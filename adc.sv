==> flow/design.v <==
module adc(
	input clk50,
	input [9:0]din,
	output reg idx,
	output reg [7:0]dout,
	output reg [10:0]addr);
	always @(negedge clk50) begin
		addr <= addr + 1;
		dout <= din[9:2];
		idx <= !addr[10];
	end
endmodule
# Tool chain data of adc
# What the tools print for adc, step after step.
# Lines are those of the file above, counted from 1.
# Library cell names are shortened.
inputs:
  top_module: "adc"
  clock: "clk50"
  cell_library: "sky130hd"
  corner: "tt_025C_1v80"

# Elaborated design
# Yosys after proc, flatten, opt, wreduce and memory -nomap, before mapping. Enables and synchronous resets that opt folds into registers are not counted as muxes. Memory bits, and registers merged into a memory's read port (data or address), are not among the register bits. Print and check cells are not counted. Equal cells are merged and count once.
word_totals:
  register_bits: 20
  ram_bits: 0
  rom_bits: 0
  clocked_rd_ports_x_width: 0
  elab_cells: 5
  memories: 0
  output_inout_bits: 20
  latchBits: 0
op_classes:
  muxes: 0
  compare: 0
  add_sub_neg: 1
  shift: 0
  div_mod_pow: 0
  eq_ne: 0
  reduce_and_logical: 1
  bitwise: 0
  multipliers: 0
ops:
  columns: ["operator", "count"]
  rows:
  - ["11-bit by 1-bit adder with 11-bit output with constant B", 1]
  - ["1-bit zero test", 1]

# Logic depth
# Depth = most cells in a row (Yosys ltp): at word level without a register or memory, in the mapped netlist without a sequential cell, where the memories' decode and read muxes count.
depth:
  depth_word: 1
  abc_area: 0
  ltp_mapped: 3
  depth_no_buf: 3

# Synthesis result
# Yosys stat after the flow's synthesis: flattened, memories mapped to cells. It holds for the ABC_AREA given above (unset counts as 0); a run with the other value may have another netlist.
# The area totals of this step are shown rounded.
mapped:
  ffs: 20
  area_um2: 571.8
  cell_count: 44
  n_buf: 0
  seqArea_um2: 400.4
types:
  columns: ["type", "count", "type_area_um2"]
  rows:
  - ["dfxtp_1", 20, 400.384]
  - ["xnor2_1", 8, 70.067]
  - ["nand4_1", 4, 25.024]
  - ["nand3_1", 3, 15.014]
  - ["ha_1", 1, 12.512]
  - ["and4_4", 1, 11.261]
  - ["inv_1", 3, 11.261]
  - ["xor2_1", 1, 8.758]
  - ["and3_2", 1, 7.507]
  - ["and3_1", 1, 6.256]
  - ["nand2_1", 1, 3.754]

# Settings and measured results of 2 stored flow runs for module adc (sky130hd), not sorted in any way. The constraints put input and output delay at 20% of the set period each and load the outputs with 0.01 pF.
# By "power.total_mw" is meant OpenSTA's value without simulated activity: inputs other than the clock are taken to toggle once in ten clock periods, and the tool carries that through the logic.
# Values from the reports are rounded here.
runs:
  - name: "stored run 1"
    settings:
      period_ns: 1.44
      CORE_UTILIZATION: 32
      CAP_MARGIN: 20
      CORE_MARGIN: 2
      SLEW_MARGIN: 20
    results:
      tns_ns: -7.079
      power.total_mw: 1.095
      yosys.chip_area_um2: 571.8
      ws_setup_ns: -0.367
      fin_hold_ws_ns: 0.512
      post_route_stdcell_area_um2: 1094
      finalUtil_frac: 0.64
      die_um2: 2141
  - name: "stored run 2"
    settings:
      period_ns: 2.57
      CORE_UTILIZATION: 21
      PLACE_DENSITY_LB_ADDON: 0.19
      CORE_MARGIN: 6
      CELL_PAD_IN_SITES_DETAIL_PLACEMENT: 1
      SLEW_MARGIN: 20
      CAP_MARGIN: 20
    results:
      tns_ns: -0.269
      power.total_mw: 0.6111
      yosys.chip_area_um2: 571.8
      ws_setup_ns: -0.034
      fin_hold_ws_ns: 0.524
      post_route_stdcell_area_um2: 1086
      finalUtil_frac: 0.431
      die_um2: 4119
